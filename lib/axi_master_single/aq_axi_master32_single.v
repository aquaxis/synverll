==> flow/design.v <==
module aq_axi_master32_single(
  input           ARESETN,
  input           ACLK,
  output [0:0]  M_AXI_AWID,
  output [31:0] M_AXI_AWADDR,
  output [7:0]  M_AXI_AWLEN,
  output [2:0]  M_AXI_AWSIZE,
  output [1:0]  M_AXI_AWBURST,
  output        M_AXI_AWLOCK,
  output [3:0]  M_AXI_AWCACHE,
  output [2:0]  M_AXI_AWPROT,
  output [3:0]  M_AXI_AWQOS,
  output [0:0]  M_AXI_AWUSER,
  output        M_AXI_AWVALID,
  input         M_AXI_AWREADY,
  output [31:0] M_AXI_WDATA,
  output [3:0]  M_AXI_WSTRB,
  output        M_AXI_WLAST,
  output [0:0]  M_AXI_WUSER,
  output        M_AXI_WVALID,
  input         M_AXI_WREADY,
  input [0:0]   M_AXI_BID,
  input [1:0]   M_AXI_BRESP,
  input [0:0]   M_AXI_BUSER,
  input         M_AXI_BVALID,
  output        M_AXI_BREADY,
  output [0:0]  M_AXI_ARID,
  output [31:0] M_AXI_ARADDR,
  output [7:0]  M_AXI_ARLEN,
  output [2:0]  M_AXI_ARSIZE,
  output [1:0]  M_AXI_ARBURST,
  output [1:0]  M_AXI_ARLOCK,
  output [3:0]  M_AXI_ARCACHE,
  output [2:0]  M_AXI_ARPROT,
  output [3:0]  M_AXI_ARQOS,
  output [0:0]  M_AXI_ARUSER,
  output        M_AXI_ARVALID,
  input         M_AXI_ARREADY,
  input [0:0]   M_AXI_RID,
  input [31:0]  M_AXI_RDATA,
  input [1:0]   M_AXI_RRESP,
  input         M_AXI_RLAST,
  input [0:0]   M_AXI_RUSER,
  input         M_AXI_RVALID,
  output        M_AXI_RREADY,
  input         MASTER_RST,
  input         WR_START,
  input [31:0]  WR_ADRS,
  input [31:0]  WR_LEN,
  output        WR_READY,
  output        WR_DONE,
  input [31:0]  WR_DATA,
  input         RD_START,
  input [31:0]  RD_ADRS,
  input [31:0]  RD_LEN,
  output        RD_READY,
  output        RD_DONE,
  output [31:0] RD_DATA
);
  localparam S_WR_IDLE  = 3'd0;
  localparam S_WA_WAIT  = 3'd1;
  localparam S_WA_START = 3'd2;
  localparam S_WD_WAIT  = 3'd3;
  localparam S_WD_PROC  = 3'd4;
  localparam S_WR_WAIT  = 3'd5;
  reg [2:0]   wr_state;
  reg [31:0]  reg_wr_adrs;
  reg [31:0]  reg_wr_len;
  reg         reg_awvalid, reg_wvalid, reg_w_last;
  reg [7:0]   reg_w_len;
  reg [7:0]   reg_w_stb;
  reg [1:0]   reg_wr_status;
  reg [3:0]   reg_w_count, reg_r_count;
  reg [31:0]    reg_wr_data;
  reg [7:0]   rd_chkdata, wr_chkdata;
  reg [1:0]   resp;
  always @(posedge ACLK or negedge ARESETN) begin
    if(!ARESETN) begin
      wr_state            <= S_WR_IDLE;
      reg_wr_adrs[31:0]   <= 32'd0;
      reg_wr_len[31:0]    <= 32'd0;
      reg_awvalid         <= 1'b0;
      reg_wvalid          <= 1'b0;
      reg_w_last          <= 1'b0;
      reg_w_len[7:0]      <= 8'd0;
      reg_w_stb[7:0]      <= 8'd0;
      reg_wr_status[1:0]  <= 2'd0;
      reg_w_count[3:0]    <= 4'd0;
      reg_r_count[3:0]  <= 4'd0;
      wr_chkdata          <= 8'd0;
        rd_chkdata <= 8'd0;
      resp <= 2'd0;
  end else begin
    if(MASTER_RST) begin
      wr_state <= S_WR_IDLE;
    end else begin
      case(wr_state)
        S_WR_IDLE: begin
          if(WR_START) begin
            wr_state          <= S_WA_WAIT;
            reg_wr_adrs[31:0] <= WR_ADRS[31:0];
            reg_wr_len[31:0]  <= WR_LEN[31:0] -32'd1;
            reg_wr_data[31:0]	<= WR_DATA[31:0];
          end
          reg_awvalid         <= 1'b0;
          reg_wvalid          <= 1'b0;
          reg_w_last          <= 1'b0;
          reg_w_len[7:0]      <= 8'd0;
          reg_w_stb[7:0]      <= 8'd0;
          reg_wr_status[1:0]  <= 2'd0;
        end
        S_WA_WAIT: begin
          if(reg_wr_len[31:11] == 21'd0) begin
            wr_state          <= S_WA_START;
          end
        end
        S_WA_START: begin
          wr_state            <= S_WD_WAIT;
          reg_awvalid         <= 1'b1;
          reg_wr_len[31:11]    <= reg_wr_len[31:11] - 21'd1;
          if(reg_wr_len[31:11] != 21'd0) begin
            reg_w_len[7:0]  <= 8'hFF;
            reg_w_last      <= 1'b0;
            reg_w_stb[3:0]  <= 4'hF;
          end else begin
            reg_w_len[7:0]  <= reg_wr_len[10:3];
            reg_w_last      <= 1'b1;
            case(reg_wr_len[2:0])
              3'd0: reg_w_stb[3:0]  <= 4'b0000;
              3'd1: reg_w_stb[3:0]  <= 4'b0001;
              3'd2: reg_w_stb[3:0]  <= 4'b0011;
              3'd3: reg_w_stb[3:0]  <= 4'b0111;
              3'd4: reg_w_stb[3:0]  <= 4'b1111;
              3'd5: reg_w_stb[3:0]  <= 4'b1111;
              3'd6: reg_w_stb[3:0]  <= 4'b1111;
              3'd7: reg_w_stb[3:0]  <= 4'b1111;
              default:   reg_w_stb[3:0]  <= 4'b1111;
            endcase
          end
        end
        S_WD_WAIT: begin
          if(M_AXI_AWREADY) begin
            wr_state        <= S_WD_PROC;
            reg_awvalid     <= 1'b0;
            reg_wvalid      <= 1'b1;
          end
        end
        S_WD_PROC: begin
          if(M_AXI_WREADY) begin
            if(reg_w_len[7:0] == 8'd0) begin
              wr_state        <= S_WR_WAIT;
              reg_wvalid      <= 1'b0;
              reg_w_stb[3:0]  <= 4'h0;
            end else begin
              reg_w_len[7:0]  <= reg_w_len[7:0] -8'd1;
            end
          end
        end
        S_WR_WAIT: begin
          if(M_AXI_BVALID) begin
            reg_wr_status[1:0]  <= reg_wr_status[1:0] | M_AXI_BRESP[1:0];
            if(reg_w_last) begin
              wr_state          <= S_WR_IDLE;
            end else begin
              wr_state          <= S_WA_WAIT;
              reg_wr_adrs[31:0] <= reg_wr_adrs[31:0] + 32'd2048;
            end
          end
        end
        default: begin
          wr_state <= S_WR_IDLE;
        end
      endcase
      end
    end
  end
  assign M_AXI_AWID         = 1'b0;
  assign M_AXI_AWADDR[31:0] = reg_wr_adrs[31:0];
  assign M_AXI_AWLEN[7:0]   = reg_w_len[7:0]; 
  assign M_AXI_AWSIZE[2:0]  = 2'b011; 
  assign M_AXI_AWBURST[1:0] = 2'b01; 
  assign M_AXI_AWLOCK       = 1'b0; 
  assign M_AXI_AWCACHE[3:0] = 4'b0011; 
  assign M_AXI_AWPROT[2:0]  = 3'b000; 
  assign M_AXI_AWQOS[3:0]   = 4'b0000; 
  assign M_AXI_AWUSER[0]    = 1'b1; 
  assign M_AXI_AWVALID      = reg_awvalid;
assign M_AXI_WDATA[ 7: 0] =	reg_wr_data[7:0];
assign M_AXI_WDATA[15: 8] =	((reg_wr_adrs[1:0] == 2'd0)?reg_wr_data[15: 8]:8'd0) |
					((reg_wr_adrs[1:0] == 2'd1)?reg_wr_data[ 7: 0]:8'd0);
assign M_AXI_WDATA[23:16] =	((reg_wr_adrs[1:0] == 2'd0)?reg_wr_data[23:16]:8'd0) |
					((reg_wr_adrs[1:0] == 2'd1)?reg_wr_data[15: 8]:8'd0) |
					((reg_wr_adrs[1:0] == 2'd2)?reg_wr_data[ 7: 0]:8'd0);
assign M_AXI_WDATA[31:24] =	((reg_wr_adrs[1:0] == 2'd0)?reg_wr_data[31:24]:8'd0) |
					((reg_wr_adrs[1:0] == 2'd1)?reg_wr_data[23:16]:8'd0) |
					((reg_wr_adrs[1:0] == 2'd2)?reg_wr_data[15: 8]:8'd0) |
					((reg_wr_adrs[1:0] == 2'd3)?reg_wr_data[ 7: 0]:8'd0);
  assign M_AXI_WSTRB[3:0]   = (reg_wvalid)?reg_w_stb:4'h0;
  assign M_AXI_WLAST        = (reg_w_len[7:0] == 8'd0)?1'b1:1'b0;
  assign M_AXI_WUSER        = 1;
  assign M_AXI_WVALID       = reg_wvalid;
  assign M_AXI_BREADY       = M_AXI_BVALID;
  assign WR_READY           = (wr_state == S_WR_IDLE)?1'b1:1'b0;
  assign WR_DONE            = ((wr_state == S_WR_WAIT) && M_AXI_BVALID)?1'b1:1'b0;
  localparam S_RD_IDLE  = 3'd0;
  localparam S_RA_WAIT  = 3'd1;
  localparam S_RA_START = 3'd2;
  localparam S_RD_WAIT  = 3'd3;
  localparam S_RD_PROC  = 3'd4;
  reg [2:0]   rd_state;
  reg [31:0]  reg_rd_adrs;
  reg [31:0]  reg_rd_len;
  reg         reg_arvalid, reg_r_last;
  reg [7:0]   reg_r_len;
  always @(posedge ACLK or negedge ARESETN) begin
    if(!ARESETN) begin
      rd_state          <= S_RD_IDLE;
      reg_rd_adrs[31:0] <= 32'd0;
      reg_rd_len[31:0]  <= 32'd0;
      reg_arvalid       <= 1'b0;
      reg_r_len[7:0]    <= 8'd0;
    end else begin
      case(rd_state)
        S_RD_IDLE: begin
          if(RD_START) begin
            rd_state          <= S_RA_WAIT;
            reg_rd_adrs[31:0] <= RD_ADRS[31:0];
            reg_rd_len[31:0]  <= RD_LEN[31:0] -32'd1;
          end
          reg_arvalid     <= 1'b0;
          reg_r_len[7:0]  <= 8'd0;
        end
        S_RA_WAIT: begin
            rd_state          <= S_RA_START;
        end
        S_RA_START: begin
          rd_state          <= S_RD_WAIT;
          reg_arvalid       <= 1'b1;
          reg_rd_len[31:11] <= reg_rd_len[31:11] -21'd1;
          if(reg_rd_len[31:11] != 21'd0) begin
            reg_r_last      <= 1'b0;
            reg_r_len[7:0]  <= 8'd255;
          end else begin
            reg_r_last      <= 1'b1;
            reg_r_len[7:0]  <= reg_rd_len[10:3];
          end
        end
        S_RD_WAIT: begin
          if(M_AXI_ARREADY) begin
            rd_state        <= S_RD_PROC;
            reg_arvalid     <= 1'b0;
          end
        end
        S_RD_PROC: begin
          if(M_AXI_RVALID) begin
            if(M_AXI_RLAST) begin
              if(reg_r_last) begin
                rd_state          <= S_RD_IDLE;
              end else begin
                rd_state          <= S_RA_WAIT;
                reg_rd_adrs[31:0] <= reg_rd_adrs[31:0] + 32'd2048;
              end
            end else begin
              reg_r_len[7:0] <= reg_r_len[7:0] -8'd1;
            end
          end
        end
      endcase
    end
  end
  assign M_AXI_ARID         = 1'b0;
  assign M_AXI_ARADDR[31:0] = reg_rd_adrs[31:0];
  assign M_AXI_ARLEN[7:0]   = reg_r_len[7:0];
  assign M_AXI_ARSIZE[2:0]  = 3'b011;
  assign M_AXI_ARBURST[1:0] = 2'b01;
  assign M_AXI_ARLOCK       = 1'b0;
  assign M_AXI_ARCACHE[3:0] = 4'b0011;
  assign M_AXI_ARPROT[2:0]  = 3'b000;
  assign M_AXI_ARQOS[3:0]   = 4'b0000;
  assign M_AXI_ARUSER[0]    = 1'b1;
  assign M_AXI_ARVALID      = reg_arvalid;
  assign M_AXI_RREADY       = M_AXI_RVALID;
  assign RD_READY           = (rd_state == S_RD_IDLE)?1'b1:1'b0;
  assign RD_DATA[31:0]		= M_AXI_RDATA[31:0];
  assign RD_DONE            = ((wr_state == S_RD_PROC) && M_AXI_RVALID)?1'b1:1'b0;
endmodule
**Tool chain data of aq_axi_master32_single**

What the tools print for aq_axi_master32_single, step after step.
Line numbers count from 1 in the design file above.
Operators carry their Yosys type and port widths (W data, S select, Z words).
Not given: n/a

- Design top: aq_axi_master32_single
- Clock: ACLK
- Library: sky130hd
- Corner: tt_025C_1v80

**After elaboration**

Source: Yosys, flattened and elaborated, memories not mapped. Widths are those after wreduce. Registers that Yosys merges into a memory's read port (data or address) are not register bits. Print and check cells do not count. Equal cells are merged and count once.
Memory sizes are those after Yosys's memory passes, which may raise the word count (mostly to a power of two), join words into wider ones and drop unused or constant bits.

- Add/sub/neg operators: 8
- Shift-type cells: 0
- Bitwise gates (word level): 7
- $lt $le $gt $ge: 0
- Reductions and logical operators: 36
- Multiply operators: 0
- Mux-type cells: 66
- Divide/modulo/power cells: 0
- Equal/unequal tests: 31

Operators by type and width:

| operator | number |
|---|---|
| $mux W32 | 7 |
| $pmux W32 S2 | 2 |
| $mux W8 | 15 |
| $pmux W21 S2 | 2 |
| $sub A32 B1 Y32 const B | 2 |
| $add A32 B12 Y32 const B | 2 |
| $or A8 B8 Y8 | 6 |
| $pmux W8 S3 | 2 |
| $sub A21 B1 Y21 const B | 2 |
| $reduce_bool A21 Y1 | 2 |
| $mux W21 | 2 |
| $mux W3 | 11 |
| $ne A2 B2 Y1 const B | 13 |
| $logic_not A21 Y1 | 1 |
| $reduce_and A5 Y1 | 4 |
| $ne A3 B3 Y1 const B | 6 |
| $pmux W3 S6 | 1 |
| $sub A8 B1 Y8 const B | 2 |
| $mux W4 | 4 |
| $reduce_bool A3 Y1 | 5 |
| $pmux W3 S5 | 1 |
| $mux W1 | 14 |
| $eq A3 B2 Y1 const B | 4 |
| $reduce_and A3 Y1 | 4 |
| $reduce_and A4 Y1 | 3 |
| $pmux W4 S3 | 1 |
| $reduce_and A2 Y1 | 5 |
| $eq A3 B3 Y1 const B | 3 |

Other operator kinds: 13; their cells: 22.

- RAM bits: 0
- Clocked read ports x word width: 0
- Word-level cells: 166
- Memory bits (read-only): 32
- Register bits: 191
- Memory cells: 1
- Bits in latches: 0

Memory list:

| memory | words | bits a word | read ports | write ports | line | text |
|---|---|---|---|---|---|---|
| (name not given) | 8 | 4 | 1 | 0 | 128 | `case(reg_wr_len[2:0])` |

**Depth**

Yosys ltp: most cells in a row. Word level: on the elaborated netlist, between registers, memories and ports. Mapped: between sequential cells and ports; inverters and the memories' decode and read muxes count.

- Depth in word-level cells: 5
- ABC_AREA: 0
- Mapped depth: 8
- Mapped depth without buffers: 7

**After synthesis**

Source: synth_stat.txt of the flow (Yosys; design flattened, memories mapped). It holds for the ABC_AREA given above (unset counts as 0); a run with the other value may have another netlist.
The area totals of this step are shown rounded.

Cells by type:

| cell type | number |
|---|---|
| sky130_fd_sc_hd__dfrtp_1 | 158 |
| sky130_fd_sc_hd__edfxtp_1 | 33 |
| sky130_fd_sc_hd__buf_4 | 82 |
| sky130_fd_sc_hd__o21ai_0 | 94 |
| sky130_fd_sc_hd__a21oi_1 | 88 |
| sky130_fd_sc_hd__nand2_1 | 109 |
| sky130_fd_sc_hd__mux2i_1 | 36 |
| sky130_fd_sc_hd__nor2_1 | 82 |
| sky130_fd_sc_hd__xnor2_1 | 34 |
| sky130_fd_sc_hd__mux2_2 | 26 |
| sky130_fd_sc_hd__nand3_1 | 53 |
| sky130_fd_sc_hd__clkbuf_1 | 63 |
| sky130_fd_sc_hd__nor4_1 | 34 |
| sky130_fd_sc_hd__nor3_1 | 42 |
| sky130_fd_sc_hd__o22ai_1 | 33 |
| sky130_fd_sc_hd__or4_1 | 19 |
| sky130_fd_sc_hd__or3_1 | 22 |
| sky130_fd_sc_hd__ha_1 | 10 |

Other cell types: 56; their cells: 292.

- Chip area (Yosys): 11810 um^2
- Flip-flop cells: 193
- Standard cells after synthesis: 1310
- Sequential part of the area: 4997 um^2

**Path before layout**

OpenSTA on the mapped netlist: ideal clock, no wires. The path of least setup slack (recovery checks aside). Input and output delay are each 20% of the period. Register names are those of the netlist, which keeps one name where synthesis merged equal registers.

- Kind: in2reg
- Start: input port MASTER_RST
- End: register reg_wr_data[0]
- Path buffers: 3
- Clock period: 5.08 ns
- Delay of the path: 2.570 ns
- Setup slack: 1.494 ns
- Time at the first pin: 1.016 ns
- Required time: 4.659 ns
- External input delay: 1.016 ns
- Data arrival time: 3.165 ns
- Stages: 5
- Period reached after synthesis: 3.586 ns

"delay of the path" = arrival - input delay + setup time.
"stages" counts driving pins, that of a launching flip-flop among them; a cell with two outputs on the path counts twice.
"period reached after synthesis" = period - worst setup slack (recovery checks aside). The figure is calculated, with input and output delays left at 20% of the set period.
The rows between start and end are the longest chain of elaborated cells between them; the timing report does not say that the signal goes this way. Where chains are equally long, one stands for them.
Each line given opens the expression or statement behind the cell; cells for indexed reads and writes are added by Yosys, which also makes memories of some case tables.

- Cells stage by stage: sky130_fd_sc_hd__clkbuf_1 -> sky130_fd_sc_hd__or2_2 -> sky130_fd_sc_hd__clkbuf_1 -> sky130_fd_sc_hd__clkbuf_1 -> sky130_fd_sc_hd__nor2_1
- Cells in the longest elaborated chain: 2
- Elaborated cells on any way between the ends: 2

RTL lines, path after synthesis:

| element | line | text |
|---|---|---|
| start, declared | 46 | `input         MASTER_RST,` |
| $not A1 Y1 | n/a |  |
| $reduce_and A4 Y1 | n/a |  |
| end, assigned | 103 | `reg_wr_data[31:0] <= WR_DATA[31:0];` |
| end, declared | 74 | `reg [31:0]    reg_wr_data;` |

**Worst path after layout**

Path of least setup slack in the final report of flow run 1 (OpenROAD, finished layout, wires in). Where an end is a register, its clock arrival counts in the times.

- Kind: reg2out
- Start: register reg_wr_adrs[0]
- End: output port M_AXI_WDATA[24]
- Setup slack: 0.14 ns
- Stages: 6
- Clock period: 2.73 ns
- Output delay: 0.55 ns
- Data arrival time: 2.04 ns
- Required time: 2.18 ns
- Path buffers: 2
- Time at the first pin: 0.45 ns

The rows between start and end are the longest chain of elaborated cells between them; the timing report does not say that the signal goes this way. Where chains are equally long, one stands for them.
A register here has more assigning lines than the two given.

- Cells stage by stage: sky130_fd_sc_hd__dfrtp_2 -> sky130_fd_sc_hd__buf_4 -> sky130_fd_sc_hd__nor2b_1 -> sky130_fd_sc_hd__a211oi_1 -> sky130_fd_sc_hd__a21oi_1 -> sky130_fd_sc_hd__clkdlybuf4s50_1
- Cells in the longest elaborated chain: 5
- Elaborated cells on any way between the ends: 11

RTL lines, path post-layout:

| element | line | text |
|---|---|---|
| start, declared | 67 | `reg [31:0]  reg_wr_adrs;` |
| start, assigned | 101 | `reg_wr_adrs[31:0] <= WR_ADRS[31:0];` |
| start, assigned | 166 | `reg_wr_adrs[31:0] <= reg_wr_adrs[31:0] + 32'd2048;` |
| $logic_not A2 Y1 | 194 | `assign M_AXI_WDATA[31:24] = ((reg_wr_adrs[1:0] == 2'd0)?reg_wr_data[31:24]:8'd0) \|` |
| $mux W8 | 194 |  |
| $or A8 B8 Y8 x3 | 194 |  |
| end, declared | 16 | `output [31:0] M_AXI_WDATA,` |

Stored flow runs of aq_axi_master32_single (2 of them; Yosys, OpenROAD, sky130hd). They differ in their settings and are not a sequence. Constraints: input delay and output delay 20% of the set period each, output load 0.01 pF.
"clock period achieved": clock period set for the run, less the worst setup slack. It is reckoned from that one timing run; input and output delays stay at 20% of the period that was set.
"time on the worst setup path" means the part of the period allowed to the worst setup path (the constraints hold back 20% at inputs and 20% at outputs) less its slack; where the path has registers, the arrival times of their clocks count too.
"total power after layout" is the tool's figure for a default switching activity; nothing was simulated.
Values from the reports are rounded here.

### Flow run 1

==> flow/run.sh <==
#!/bin/bash
# the make line also repeats the synthesis and layout settings of config.mk as NAME=value (left out here)
make -C /OpenROAD-flow-scripts/flow DESIGN_CONFIG=/design/flow/config.mk WORK_HOME=/design/flow/orfs CLKGATE_MAP_FILE= finish
==> flow/config.mk <==
export PLATFORM = sky130hd
export DESIGN_NAME = aq_axi_master32_single
export DESIGN_NICKNAME = aq_axi_master32_single
export VERILOG_FILES = /design/flow/design.v
export SDC_FILE = /design/flow/constraint.sdc
export NUM_CORES = 4
export LEC_CHECK = 0
export CAP_MARGIN = 20
export CELL_PAD_IN_SITES_DETAIL_PLACEMENT = 0
export CELL_PAD_IN_SITES_GLOBAL_PLACEMENT = 2
export CORE_ASPECT_RATIO = 0.58
export CORE_MARGIN = 2
export CORE_UTILIZATION = 45
export SLEW_MARGIN = 20
export TNS_END_PERCENT = 30
==> flow/constraint.sdc <==
create_clock -name core_clock -period 2.73 [get_ports {ACLK}]
set_input_delay 0.5460 -clock core_clock [delete_from_list [all_inputs] [get_ports {ACLK}]]
set_output_delay 0.5460 -clock core_clock [all_outputs]
set_load 0.01 [all_outputs]

Results of flow run 1:
- Chip area after synthesis (Yosys): 11810 um^2
- Area of the die: 27610 um^2
- Standard-cell area after routing: 15870 um^2
- Utilization: 0.612
- Lowest setup slack: 0.143 ns
- Total negative slack on setup checks: 0.000 ns
- Worst hold slack: 0.354 ns
- Total power after layout: 7.460 mW
- Clock period achieved: 2.587 ns
- Time on the worst setup path: 2.04 ns
- Worst path kind: reg2out

### Flow run 2

==> flow/run.sh <==
#!/bin/bash
# the make line also repeats the synthesis and layout settings of config.mk as NAME=value (left out here)
make -C /OpenROAD-flow-scripts/flow DESIGN_CONFIG=/design/flow/config.mk WORK_HOME=/design/flow/orfs CLKGATE_MAP_FILE= finish
==> flow/config.mk <==
export PLATFORM = sky130hd
export DESIGN_NAME = aq_axi_master32_single
export DESIGN_NICKNAME = aq_axi_master32_single
export VERILOG_FILES = /design/flow/design.v
export SDC_FILE = /design/flow/constraint.sdc
export NUM_CORES = 4
export LEC_CHECK = 0
export CAP_MARGIN = 20
export CELL_PAD_IN_SITES_DETAIL_PLACEMENT = 1
export CORE_ASPECT_RATIO = 0.75
export CORE_MARGIN = 2
export CORE_UTILIZATION = 23
export PLACE_DENSITY_LB_ADDON = 0.17
export SETUP_SLACK_MARGIN = 0.99
export SLEW_MARGIN = 20
==> flow/constraint.sdc <==
create_clock -name core_clock -period 4.89 [get_ports {ACLK}]
set_input_delay 0.9780 -clock core_clock [delete_from_list [all_inputs] [get_ports {ACLK}]]
set_output_delay 0.9780 -clock core_clock [all_outputs]
set_load 0.01 [all_outputs]

Results of flow run 2:
- Chip area after synthesis (Yosys): 11810 um^2
- Area of the die: 53200 um^2
- Standard-cell area after routing: 15560 um^2
- Utilization: 0.308
- Lowest setup slack: 1.444 ns
- Total negative slack on setup checks: 0.000 ns
- Worst hold slack: 0.352 ns
- Total power after layout: 4.135 mW
- Clock period achieved: 3.446 ns
- Time on the worst setup path: 2.47 ns
- Worst path kind: reg2out
